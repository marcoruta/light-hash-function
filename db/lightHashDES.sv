==> flow/design.v <==
module HashIteration (
    input [7 : 0] M,
    input [7 : 0] [3 : 0] h,
    output [7 : 0] [3 : 0] h_out
);
reg [3 : 0] s_box_out;
wire [5 : 0] M6;
assign M6 = {M[5], M[7]^M[2], M[3], M[0], M[4]^M[1], M[6]};
Sbox5 sbox(
    .in (M6),
    .out (s_box_out)
);
wire [7 : 0] [3 : 0] h1_out;
wire [7 : 0] [3 : 0] h2_out;
wire [7 : 0] [3 : 0] h3_out;
Round round1 (
    .s_box_out(s_box_out),
    .h_in(h),
    .h_out(h1_out)
);
Round round2 (
    .s_box_out(s_box_out),
    .h_in(h1_out),
    .h_out(h2_out)
);
Round round3 (
    .s_box_out(s_box_out),
    .h_in(h2_out),
    .h_out(h3_out)
);
Round round4 (
    .s_box_out(s_box_out),
    .h_in(h3_out),
    .h_out(h_out)
);
endmodule
module Round (
    input [3 : 0] s_box_out, 
    input [7 : 0] [3 : 0] h_in, 
    output reg [7 : 0] [3 : 0]  h_out 
);
reg [3 : 0] temp; 
    always @(*) begin
        temp = h_in[2] ^ s_box_out;
        h_out[0] = temp;
        temp = h_in[3] ^ s_box_out;
        h_out[1] = temp;
        temp = h_in[4] ^ s_box_out;
        h_out[2] = (temp << 1) | (temp >> 3);
        temp = h_in[5] ^ s_box_out;
        h_out[3] = (temp << 1) | (temp >> 3);
        temp = h_in[6] ^ s_box_out;
        h_out[4] = (temp << 2) | (temp >> 2);
        temp = h_in[7] ^ s_box_out;
        h_out[5] = (temp << 2) | (temp >> 2);
        temp = h_in[0] ^ s_box_out;
        h_out[6] = (temp << 3) | (temp >> 1);
        temp = h_in[1] ^ s_box_out;
        h_out[7] = (temp << 3) | (temp >> 1);
    end
endmodule
module Sbox5 (
    input [5 : 0] in,
    output reg [3 : 0] out
);
reg [1 : 0] row;
reg [3 : 0] column;
    always @(*) begin
        row = {in[5], in[0]};
        column = in[4 : 1];
        case (column)
            4'b0000 : case (row)
                        2'b00 :  out = 4'b0010; 
                        2'b01 :  out = 4'b1110;
                        2'b10 :  out = 4'b0100;
                        2'b11 :  out = 4'b1011;
                    endcase
            4'b0001 : case (row)
                        2'b00 :  out = 4'b1100; 
                        2'b01 :  out = 4'b1011;
                        2'b10 :  out = 4'b0010;
                        2'b11 :  out = 4'b1000;
                    endcase
            4'b0010 : case (row)
                        2'b00 :  out = 4'b0100; 
                        2'b01 :  out = 4'b0010;
                        2'b10 :  out = 4'b0001;
                        2'b11 :  out = 4'b1100;
                    endcase
            4'b0011 : case (row)
                        2'b00 :  out = 4'b0001; 
                        2'b01 :  out = 4'b1100;
                        2'b10 :  out = 4'b1011;
                        2'b11 :  out = 4'b0111;
                    endcase
            4'b0100 : case (row)
                        2'b00 :  out = 4'b0111;
                        2'b01 :  out = 4'b0100;
                        2'b10 :  out = 4'b1100;
                        2'b11 :  out = 4'b0001;
                    endcase
            4'b0101 : case (row)
                        2'b00 :  out = 4'b1010; 
                        2'b01 :  out = 4'b0111;
                        2'b10 :  out = 4'b1101;
                        2'b11 :  out = 4'b1110;
                    endcase
            4'b0110 : case (row)
                        2'b00 :  out = 4'b1011;
                        2'b01 :  out = 4'b1101;
                        2'b10 :  out = 4'b0111;
                        2'b11 :  out = 4'b0010;
                    endcase
            4'b0111 : case (row)
                        2'b00 :  out = 4'b0110;
                        2'b01 :  out = 4'b0001;
                        2'b10 :  out = 4'b1000;
                        2'b11 :  out = 4'b1101;
                    endcase
            4'b1000 : case (row)
                        2'b00 :  out = 4'b1000; 
                        2'b01 :  out = 4'b0101;
                        2'b10 :  out = 4'b1111;
                        2'b11 :  out = 4'b0110;
                    endcase
            4'b1001 : case (row)
                        2'b00 :  out = 4'b0101;
                        2'b01 :  out = 4'b0000;
                        2'b10 :  out = 4'b1001;
                        2'b11 :  out = 4'b1111;
                    endcase
            4'b1010 : case (row)
                        2'b00 :  out = 4'b0011;
                        2'b01 :  out = 4'b1111;
                        2'b10 :  out = 4'b1100;
                        2'b11 :  out = 4'b0000;
                    endcase
            4'b1011 : case (row)
                        2'b00 :  out = 4'b1111; 
                        2'b01 :  out = 4'b1100;
                        2'b10 :  out = 4'b0101;
                        2'b11 :  out = 4'b1001;
                    endcase
            4'b1100 :  case (row)
                        2'b00 :  out = 4'b1101;
                        2'b01 :  out = 4'b0011;
                        2'b10 :  out = 4'b0110;
                        2'b11 :  out = 4'b1100;
                    endcase
            4'b1101 :  case (row)
                        2'b00 :  out = 4'b0000; 
                        2'b01 :  out = 4'b1001;
                        2'b10 :  out = 4'b0011;
                        2'b11 :  out = 4'b0100;
                    endcase
            4'b1110 : case (row)
                        2'b00 :  out = 4'b1110; 
                        2'b01 :  out = 4'b1000;
                        2'b10 :  out = 4'b0000;
                        2'b11 :  out = 4'b0101;
                    endcase
            4'b1111 : case (row)
                        2'b00 :  out = 4'b1001;
                        2'b01 :  out = 4'b0110;
                        2'b10 :  out = 4'b1110;
                        2'b11 :  out = 4'b0011;
                    endcase 
        endcase
    end
endmodule
 module lightHashDES(
        input clk, 
        input M_valid,
        input rst_n,
        input [7 : 0] M,
        input [63 : 0] input_lenght,
        output reg hash_ready, 
        output reg [31 : 0] digest
    );
localparam Iv_h0 = 4'hF;
localparam Iv_h1 = 4'h3;
localparam Iv_h2 = 4'hC;
localparam Iv_h3 = 4'h2;
localparam Iv_h4 = 4'h9;
localparam Iv_h5 = 4'hD;
localparam Iv_h6 = 4'h4;
localparam Iv_h7 = 4'hB;    
reg busy;
reg [63:0] counter;
reg [7 : 0] M_t;
reg M_valid_t;
reg [7 : 0] [3 : 0]  H;
wire [7 : 0] [3 : 0] H_fb;
wire init_state;
wire compute_state;
wire final_state;
assign init_state = busy === 0 && M_valid; 
assign compute_state = busy === 1 && counter > 0;
assign final_state = busy === 1 && counter === 0;  
HashIteration main(
    .M(M_t), 
    .h(H),
    .h_out(H_fb)
);
always @(posedge clk or negedge rst_n) begin
        if (!rst_n) begin 
            hash_ready <= 0;
            busy <= 0;
        end else if(init_state) begin 
            counter <= input_lenght;
            busy <= 1;
            hash_ready <= 0;
            M_t <= M;
            M_valid_t <= M_valid;
            H[0] <= Iv_h0;
            H[1] <= Iv_h1;
            H[2] <= Iv_h2;
            H[3] <= Iv_h3;
            H[4] <= Iv_h4;
            H[5] <= Iv_h5;
            H[6] <= Iv_h6;
            H[7] <= Iv_h7;
        end else if(compute_state) begin 
            if(M_valid_t === 1)begin 
                counter <= (counter - 1);
                H <= H_fb;
            end
                M_t <= M;
                M_valid_t <= M_valid;
        end else if(final_state) begin 
            hash_ready <= 1; 
            busy <= 0;
            digest <= H;
        end else begin 
            #0;
        end
    end
 endmodule
# Reports on lightHashDES
# What the tools print for lightHashDES, step after step.
# Line numbers count from 1 in the design file above.
# Operators: Yosys type, input widths -> output width; for muxes data width and select width s.
# Library cell names are shortened.
# Not given: n/a
# setup
top	lightHashDES
clock	clk
library	sky130hd
pvt_corner	tt_025C_1v80

# Word level
# Counts by Yosys on the flattened word-level netlist (proc, flatten, opt, wreduce; memories kept). Register bits leave out memories and registers merged into their read ports (data or address). Print and check cells are left out. Cells with the same type and inputs are merged into one.
# classes
add_sub_neg	1
cmp	1
equal	23
muxes	46
n_logic	60
reduce_logical	12
# op_table
op	n
$pmux 4 s4	16
$mux 64	3
$xor 4x4->4	32
$sub 64x1->64 const B	1
$gt 64x1->1 const B	1
$eqx 64x1->1 const B	1
$pmux 4 s16	1
$mux 4	16
$or 4x1->4	8
$or 4x2->4	8
$or 4x3->4	8
$eq 4x4->1 const B	8
$eq 4x3->1 const B	4
$mux 8	2
$eq 4x2->1 const B	2
$mux 1	8
$reduce_bool 2->1	3
$eq 2x2->1 const B	2
$reduce_and 2->1	2
$eq 4x1->1 const B	1
$logic_not 4->1	1
$reduce_and 4->1	1
$eqx 1x1->1 const B	3
$logic_and 1x1->1	3
$reduce_and 3->1	1
$xor 1x1->1	2
$not 1->1	2
$eq 2x1->1 const B	1
# Not listed: further kinds 2, cells in them 2.
# bits
regBits	139
inputBits	75
out_inout_bits	33
word_cells	157

# Depth
# Depth = most cells in a row (Yosys ltp): at word level without a register or memory, in the mapped netlist without a sequential cell, where the memories' decode and read muxes count.
# logic_depth
word_depth	12
abc_area	0
ltp_mapped	11
depth_no_buf	10

# Synthesis result
# Source: synth_stat.txt of the flow (Yosys; design flattened, memories mapped). It holds for the ABC_AREA given above (unset counts as 0); a run with the other value may have another netlist.
# Totals and module areas in this step are rounded.
# by_type
cell_type	n	type_area_um2
edfxtp_1	137	4.11E+03
xnor2_1	56	490.47
nand2_1	99	371.606
o21ai_0	71	355.341
nor2_1	59	221.462
xor2_1	24	210.202
ha_1	9	112.608
or3_1	17	106.352
nor3_1	21	105.101
mux2i_1	10	100.096
and2_1	15	93.84
clkbuf_1	24	90.086
nand3_1	15	75.072
nand2b_1	10	62.56
nand3b_1	8	60.058
a21oi_1	10	50.048
dfrtp_1	2	50.048
a211oi_1	6	45.043
# Other cell types: 37; their cells: 72.
# mapped
cell_count	665
synth_area_um2	7330
seq_area_um2	4160
ff_cells	139
buf_cells	32
# By module: a second synthesis without flattening, with its own total; a netlist apart from the flattened one above.
# hier_totals
cells_unflattened	816
area_unflattened_um2	8610
# Rows give one instance, submodules left out.
# by_module
module	instances	n_cells	area_um2	mod_seq_area_um2
lightHashDES	1	557	6550	4160
Round	4	36	325	0.0
Sbox5	1	113	747	0.0
HashIteration	1	2	17.5	0.0

# Path before layout
# Source: OpenSTA report_checks on the synthesized netlist (no wires, ideal clock, input and output delay 20% of the period each), path of least setup slack; recovery checks are left aside. Register names are those of the netlist, which keeps one name where synthesis merged equal registers.
# synth_path
path_type	input-to-reg
from	input port M_valid
to	register H
tclk_ns	6.37
in_delay_ns	1.274
setup_time_ns	0.551
launch_ns	1.274
arrival_time_ns	6.171
required_time_ns	5.819
path_slack_ns	-0.352
delay_ns	5.448
stages	5
path_buffers	2
period_less_setup_slack_ns	6.722
# "delay_ns" = arrival - input delay + setup time.
# "stages" counts driving pins, that of a launching flip-flop among them; a cell with two outputs on the path counts twice.
# "period_less_setup_slack_ns" is the clock period less the worst setup slack; recovery checks do not enter. This is arithmetic on one report: input and output delays are still those of the set period (20% each).
# Where an end lacks its bit number, it is one bit of the signal, or one of the new flip-flops if synthesis recoded a state register.
# Between the ends stands the longest chain of elaborated cells between them, by number of cells; it is not shown to be the way that was timed. Of several equally long chains one is given.
# A line is the first line of the expression or statement that the cell stems from. Yosys adds cells for indexed reads and writes and turns some case tables into memories.
# synth_between
cell_sequence	nor2b_1 > clkbuf_1 > clkbuf_1 > a21oi_1 > nor2_1
elab_chain_len	3
cone_cells	4
cone_lines	1
classes_between	reduce/logical: 4
# synth_rtl
item	line_no	source
start, declared	173	input M_valid,
$logic_and 1x1->1	197	assign init_state = busy === 0 && M_valid;
$reduce_bool 2->1	n/a
$reduce_and 3->1	n/a
end, assigned	215	H[0] <= Iv_h0;
end, assigned	226	H <= H_fb;
end, declared	192	reg [7 : 0] [3 : 0]  H;

# Timing after layout
# From the final timing report of stored run 1: the path of least setup slack in the routed layout; clock arrival at registers is part of the times.
# layout_path
path_type	reg-to-reg
from	register counter[2]
to	register H
tclk_ns	7.31
setup_time_ns	0.33
launch_ns	0.42
arrival_time_ns	3.58
required_time_ns	7.40
path_slack_ns	3.82
stages	9
path_buffers	1
# Where an end lacks its bit number, it is one bit of the signal, or one of the new flip-flops if synthesis recoded a state register.
# Between the ends stands the longest chain of elaborated cells between them, by number of cells; it is not shown to be the way that was timed. Of several equally long chains one is given.
# The path ends at the enable pin of a flip-flop; only ways to that pin are counted.
# layout_between
cell_sequence	edfxtp_1 > nor3_1 > nand3b_1 > nor4_2 > nand2_1 > nor3_1 > nand2b_1 > nor2_4 > buf_4
elab_chain_len	4
cone_cells	4
cone_lines	1
classes_between	compare: 1; reduce/logical: 3
# layout_rtl
item	line_no	source
start, declared	189	reg [63:0] counter;
start, assigned	210	counter <= input_lenght;
start, assigned	225	counter <= (counter - 1);
$gt 64x1->1	198	assign compute_state = busy === 1 && counter > 0;
$logic_and 1x1->1	198
$reduce_bool 2->1	n/a
$reduce_and 3->1	n/a
end, assigned	226	H <= H_fb;
end, declared	192	reg [7 : 0] [3 : 0]  H;

# Record of 2 stored runs of the RTL-to-layout flow on lightHashDES, platform sky130hd. The runs are unordered. Constraints: input delay and output delay 20% of the set period each, output load 0.01 pF.
# By "achievedPeriod_ns" is meant the clock period of the run minus its worst setup slack. This is arithmetic on one report: input and output delays are still those of the set period (20% each).
# By "timing.worst_path_ns" is meant the share of the clock period that the worst setup path is allowed (20% is reserved at inputs, 20% at outputs), minus its slack. Clock arrival times at its registers enter into it.
# The measured numbers are rounded.
# Among the settings, -- means not set for that run.
item,stored run 1,stored run 2
period_ns,7.31,6.18
CORE_UTILIZATION,48,15
CAP_MARGIN,20,20
CORE_MARGIN,2,8
SLEW_MARGIN,20,20
SETUP_SLACK_MARGIN,--,1.44
PLACE_DENSITY_LB_ADDON,--,0.05
CELL_PAD_IN_SITES_DETAIL_PLACEMENT,--,0
ABC_AREA,--,1
CTS_CLUSTER_DIAMETER,--,88
MAX_ROUTING_LAYER,--,met5
total_die_area_um2,16300,64400
post_synth_area_um2,7330,8480
hold_worst_slack_ns,0.452,0.452
timing.worst_path_ns,3.49,3.58
worst_path_kind,reg-to-reg,reg-to-reg
achievedPeriod_ns,3.493,3.580
setup_worst_slack_ns,3.82,2.60
stdcell_area_um2,9200,11100
total_negative_slack_ns,0.000,0.000
